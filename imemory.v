==> flow/design.v <==
module instructionmemory(output [31:0] data,input [6:0] addr,input clk);
reg [31:0] data;
reg [7:0] memdata [511:0];
initial 
	begin
	memdata[0]  = 8'b10001101;			 
	memdata[1]  = 8'b10100001;
	memdata[2]  = 8'b00000000;
	memdata[3]  = 8'b00000000;
	memdata[4]  = 8'b10001101;			 
	memdata[5]  = 8'b10100010;
	memdata[6]  = 8'b00000000;
	memdata[7]  = 8'b00000001;
	memdata[8]  = 8'b00000000;			 
	memdata[9]  = 8'b00100010;
	memdata[10] = 8'b00011000;
	memdata[11] = 8'b00100000;
	memdata[12] = 8'b10001101;			 
	memdata[13] = 8'b10100100;
	memdata[14] = 8'b00000000;
	memdata[15] = 8'b00000010;
	memdata[16] = 8'b00000000;			 
	memdata[17] = 8'b01100100;
	memdata[18] = 8'b00101000;
	memdata[19] = 8'b00100010;
	memdata[20] = 8'b10001101;			 
	memdata[21] = 8'b10100110;
	memdata[22] = 8'b00000000;
	memdata[23] = 8'b00000011;
	memdata[24] = 8'b00000000;			 
	memdata[25] = 8'b10100110;
	memdata[26] = 8'b00111000;
	memdata[27] = 8'b00100101;
	memdata[28] = 8'b10001101;			 
	memdata[29] = 8'b10101000;
	memdata[30] = 8'b00000000;
	memdata[31] = 8'b00000100;
	memdata[32] = 8'b00000000;			 
	memdata[33] = 8'b11101000;
	memdata[34] = 8'b01001000;
	memdata[35] = 8'b00100100;
	memdata[36] = 8'b10101101;           
	memdata[37] = 8'b10101001;
	memdata[38] = 8'b00000000;
	memdata[39] = 8'b00000111;
	memdata[40] = 8'b00010001;          
	memdata[41] = 8'b10101101;
	memdata[42] = 8'b11111111;
	memdata[43] = 8'b11111000;
	end
always @(negedge clk)
	begin
		data = { memdata[addr] , memdata[addr+1] , memdata[addr+2] , memdata[addr+3] };
	end
endmodule
# From RTL to reports: instructionmemory
# The steps from the RTL of instructionmemory to its reports follow in flow order.
# Line numbers count from 1 in the design file above.
# Operators carry their Yosys type and port widths (W data, S select, Z words).
# Cell names lack the library's common part.
# A cell with n/a has no value.
# inputs
design	instructionmemory
clock	clk
library	sky130hd
corner	tt_025C_1v80

# Word level
# Yosys after proc, flatten, opt, wreduce and memory -nomap, before mapping. Enables and synchronous resets that opt folds into registers are not counted as muxes. Memory bits, and registers merged into a memory's read port (data or address), are not among the register bits. Print and check cells are not counted. Equal cells are merged and count once.
# Yosys's memory passes give these memory sizes; they may raise the number of words (mostly to a power of two), join words into wider ones and drop unused or constant bits.
# bits
memories	1
clocked_rd_ports_x_width	32
mem_bits_ro	4096
register_bits	0
inputBits	8
word_cells	4
output_inout_bits	32
# classes
n_addsub	3
# mem_list
name	size	word_bits	read_ports	write_ports	line	rtl
memdata	512	8	4	0	3	reg [7:0] memdata [511:0];
# ops
cell	count
$add A7 B2 Y8 const B	2
$add A7 B1 Y8 const B	1

# Longest topological paths
# Depth = most cells in a row (Yosys ltp): at word level without a register or memory, in the mapped netlist without a sequential cell, where the memories' decode and read muxes count.
# logic_depth
ltp_word	1
ABC_AREA	0
depth_mapped	10
mapped_depth_nobuf	8

# After synthesis
# The flow's flattened synthesis, as Yosys stat reports it; memories are mapped. The netlist is that of the ABC_AREA named above (0 if unset); the other value can give another one.
# mapped
seq_area_um2	640.6
buf_cells	45
ffs	32
stdcells	396
synth_area_um2	3036.7
# types
cell	count	area_total_um2
dfxtp_1	32	640.614
ha_1	14	175.168
o21ai_0	33	165.158
a21oi_1	29	145.139
nand2_1	32	120.115
buf_2	20	100.096
nor2_1	25	93.84
nor3_1	17	85.082
xnor2_2	5	81.328
nand2b_1	12	75.072
nand3_1	14	70.067
a31oi_1	11	68.816
mux4_2	3	67.565
mux2i_1	6	60.058
clkbuf_1	15	56.304
nor2b_1	9	56.304
xor2_2	3	48.797
buf_4	6	45.043
# Not listed: further types 52, cells in them 110.

# Measured results for instructionmemory: 2 stored runs of the Yosys and OpenROAD flow on sky130hd. The settings differ; the order carries no meaning. The constraints put input and output delay at 20% of the set period each and load the outputs with 0.01 pF.
# "fin_power_uw" is the tool's figure for a default switching activity; nothing was simulated.
# Settings: - = not set for that run.
run name	period_ns	CORE_UTILIZATION	PLACE_DENSITY_LB_ADDON	CORE_ASPECT_RATIO	CELL_PAD_IN_SITES_DETAIL_PLACEMENT	TNS_END_PERCENT	GPL_ROUTABILITY_DRIVEN	MAX_ROUTING_LAYER	CAP_MARGIN	CORE_MARGIN	SLEW_MARGIN	PLACE_DENSITY	GPL_TIMING_DRIVEN	MIN_ROUTING_LAYER	ys_area_um2	total_die_area_um2	final_stdcell_area_um2	worst_hold_slack_ns	fin_power_uw	final_setup_tns_ns	timing.setup.ws_ns
record 1	10.7	29	0.08	1.1	0	35	1	met5	20	2	20	-	-	-	3036.7	11306.7	3741.1	7.866	501.5	0.000	0.890
record 2	5.13	17	-	-	1	-	0	-	20	2	20	0.74	1	met1	3036.7	18947.5	4795.9	3.886	1174	0.000	0.061
